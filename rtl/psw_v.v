==> flow/design.v <==
module psw_v (
    input  [7:0] acc,
    input  [7:0] operand,
    input  add_op,
    input  clk,
    output reg [7:0] psw
);
reg [8:0] result;
reg [4:0] lower_sum;
always @(posedge clk) begin
    if (add_op) begin
        result = {1'b0, acc} + {1'b0, operand};
        psw[7] = result[8];  
        lower_sum = {1'b0, acc[3:0]} + {1'b0, operand[3:0]};
        psw[6] = lower_sum[4];  
        psw[2] = ((acc[7] == operand[7]) && (acc[7] != result[7])); 
        psw[0] = ~(^result[7:0]);  
    end
    else
    psw<=0;
end
endmodule
### Tool chain data of psw_v

The steps from the RTL of psw_v to its reports follow in flow order.
Line numbers count from 1 in the design file above.
Operators carry their Yosys type and port widths (W data, S select, Z words).
Cell names lack the library's common part.
A cell with - has no value.

| set-up | value |
|---|---|
| top | psw_v |
| clock | clk |
| library | sky130hd |
| corner | tt_025C_1v80 |

### Word-level counts

Yosys after proc, flatten, opt, wreduce and memory -nomap, before mapping. Enables and synchronous resets that opt folds into registers are not counted as muxes. Memory bits, and registers merged into a memory's read port (data or address), are not among the register bits. Print and check cells are not counted. Equal cells are merged and count once.

| bit counts | value |
|---|---|
| word width x clocked read ports | 0 |
| input bits | 18 |
| output and inout bits | 8 |
| register bits | 4 |
| cells after elaboration | 11 |
| memories | 0 |
| bits in latches | 0 |
| memory bits (read-only) | 0 |
| bits in writable memories | 0 |

| operators by class | value |
|---|---|
| $mul | 0 |
| mux-type cells | 0 |
| bitwise gates (word level) | 1 |
| add/subtract/negate cells | 2 |
| order comparisons | 0 |
| reductions and logical operators | 2 |
| eq/ne operators | 2 |
| shift-type cells | 0 |
| div/mod/pow operators | 0 |

Operator list:

| cell | count |
|---|---|
| $add A8 B8 Y9 | 1 |
| $reduce_xor A8 Y1 | 1 |
| $add A4 B4 Y5 | 1 |
| $eq A1 B1 Y1 | 1 |
| $ne A1 B1 Y1 | 1 |
| $logic_and A1 B1 Y1 | 1 |
| $not A1 Y1 | 1 |

### Longest topological paths

Depth = most cells in a row (Yosys ltp): at word level without a register or memory, in the mapped netlist without a sequential cell, where the memories' decode and read muxes count.

| depth | value |
|---|---|
| depth after elaboration | 3 |
| ABC_AREA | 0 |
| gate-level depth with buffers | 9 |
| depth with buffers taken out | 9 |

### Netlist

Source: synth_stat.txt of the flow (Yosys; design flattened, memories mapped). It holds for the ABC_AREA given above (unset counts as 0); a run with the other value may have another netlist.

Cell types:

| type | count |
|---|---|
| ha_1 | 8 |
| dfxtp_1 | 4 |
| xnor2_1 | 6 |
| buf_4 | 4 |
| inv_1 | 7 |
| xor2_1 | 3 |
| a21o_1 | 3 |
| nor3b_1 | 3 |
| xnor3_1 | 1 |
| a21oi_1 | 4 |
| fa_1 | 1 |
| nand2_1 | 5 |
| nor4b_2 | 1 |
| o21a_1 | 2 |
| o21ai_0 | 3 |
| nand4bb_1 | 1 |
| mux2i_1 | 1 |
| nand4b_1 | 1 |

Not listed: further types 11, cells in them 12.

| synthesis totals | value |
|---|---|
| mapped cells | 70 |
| flip-flop cells | 4 |
| buffer cells | 4 |
| chip area (Yosys) | 589.3 um2 |

### Worst setup path after synthesis

Path of least setup slack by OpenSTA after synthesis, without wires, with an ideal clock, recovery checks aside; 20% of the period is set as input and as output delay. Where synthesis merged equal registers, the netlist keeps one of their names.

| timing path post-synthesis | value |
|---|---|
| path type | input port to flip-flop |
| start | in acc[0] |
| end | reg psw[0] |
| setup time | 128 ps |
| stages | 9 |
| arrival | 2188 ps |
| path slack | 564 ps |
| required time | 2752 ps |
| external input delay | 576 ps |
| delay of the path | 1740 ps |
| period | 2880 ps |
| time at the first pin | 576 ps |
| synthesis period reached | 2316 ps |

"delay of the path" is the arrival time less input delay plus setup time.
"stages" counts driving pins, that of a launching flip-flop among them; a cell with two outputs on the path counts twice.
"synthesis period reached" is the clock period less the worst setup slack; recovery checks do not enter. This is arithmetic on one report: input and output delays are still those of the set period (20% each).
The rows between start and end are the longest chain of elaborated cells between them; the timing report does not say that the signal goes this way. Where chains are equally long, one stands for them.
A line is the first line of the expression or statement that the cell stems from. Yosys adds cells for indexed reads and writes and turns some case tables into memories.

| on the way, post-synthesis | value |
|---|---|
| path through | ha_1 -> inv_1 -> fa_1 -> xor2_1 -> xnor2_1 -> xnor2_1 -> xnor2_1 -> nor4b_2 -> nand4bb_1 |
| cells in the longest elaborated chain | 3 |

Ends and longest elaborated chain, post-synthesis:

| what | RTL line | text |
|---|---|---|
| start, declared | 2 | `input  [7:0] acc,` |
| $add A8 B8 Y9 | 12 | `result = {1'b0, acc} + {1'b0, operand};` |
| $reduce_xor A8 Y1 | 17 | `psw[0] = ~(^result[7:0]);` |
| $not A1 Y1 | 17 |  |
| end, assigned | 17 |  |
| end, assigned | 20 | `psw<=0;` |
| end, declared | 6 | `output reg [7:0] psw` |

### Worst path after layout

From the final timing report of flow run 2: the path of least setup slack in the routed layout; clock arrival at registers is part of the times.
The report prints the path's times to 10 ps; the period is as set.

| timing path after layout | value |
|---|---|
| path type | input port to flip-flop |
| start | in operand[0] |
| end | reg psw[0] |
| stages | 10 |
| period | 1470 ps |
| time at the first pin | 290 ps |
| required time | 1580 ps |
| arrival | 2030 ps |
| external input delay | 290 ps |
| setup time | 120 ps |
| path slack | -460 ps |

The rows between start and end are the longest chain of elaborated cells between them; the timing report does not say that the signal goes this way. Where chains are equally long, one stands for them.

| on the way, after layout | value |
|---|---|
| path through | buf_6 -> ha_4 -> inv_2 -> fa_1 -> xor2_1 -> xnor2_1 -> xnor2_2 -> xnor2_2 -> nor4b_2 -> nand4bb_1 |
| cells in the longest elaborated chain | 3 |

Ends and longest elaborated chain, after layout:

| what | RTL line | text |
|---|---|---|
| start, declared | 3 | `input  [7:0] operand,` |
| $add A8 B8 Y9 | 12 | `result = {1'b0, acc} + {1'b0, operand};` |
| $reduce_xor A8 Y1 | 17 | `psw[0] = ~(^result[7:0]);` |
| $not A1 Y1 | 17 |  |
| end, assigned | 17 |  |
| end, assigned | 20 | `psw<=0;` |
| end, declared | 6 | `output reg [7:0] psw` |

# Flow runs of psw_v

Record of 2 stored runs of the RTL-to-layout flow on psw_v, platform sky130hd. The runs are unordered. Constraints: input delay and output delay 20% of the set period each, output load 0.01 pF.
"period achieved" is the run's clock period less its worst setup slack. It is reckoned from that one timing run; input and output delays stay at 20% of the period that was set.
"worst path time" means the part of the period allowed to the worst setup path (the constraints hold back 20% at inputs and 20% at outputs) less its slack; where the path has registers, the arrival times of their clocks count too.
By "power" is meant OpenSTA's value without simulated activity: inputs other than the clock are taken to toggle once in ten clock periods, and the tool carries that through the logic.
"worst path time" is known to 10 ps.

#### Flow run 1

| setting | value |
|---|---|
| period_ns | `3.5` |
| CORE_UTILIZATION | `61` |
| SETUP_SLACK_MARGIN | `-0.09` |
| CORE_ASPECT_RATIO | `1.46` |
| CELL_PAD_IN_SITES_GLOBAL_PLACEMENT | `0` |
| GPL_ROUTABILITY_DRIVEN | `0` |
| CTS_CLUSTER_SIZE | `29` |
| CAP_MARGIN | `20` |
| CORE_MARGIN | `2` |
| SLEW_MARGIN | `20` |

Stopped before the end: floorplanning reported PDN-0185.

#### Flow run 2

| setting | value |
|---|---|
| period_ns | `1.47` |
| CORE_UTILIZATION | `24` |
| SETUP_SLACK_MARGIN | `-0.02` |
| PLACE_DENSITY_LB_ADDON | `0.03` |
| CELL_PAD_IN_SITES_DETAIL_PLACEMENT | `0` |
| TNS_END_PERCENT | `70` |
| GPL_TIMING_DRIVEN | `0` |
| GPL_ROUTABILITY_DRIVEN | `0` |
| CTS_CLUSTER_SIZE | `35` |
| CAP_MARGIN | `5` |
| SLEW_MARGIN | `30` |
| CORE_MARGIN | `2` |

| result | value |
|---|---|
| worst setup slack after layout | -456 ps |
| post-route utilization | 0.445 |
| worst path time | 1630 ps |
| type of the worst setup path | input port to flip-flop |
| post-route worst hold slack | 542 ps |
| period achieved | 1926 ps |
| die size | 2867.6 um2 |
| power | 840.7 uW |
| sum of negative setup slack | -711 ps |
| post-synthesis cell area | 589.3 um2 |
| standard-cell area after routing | 1013.5 um2 |
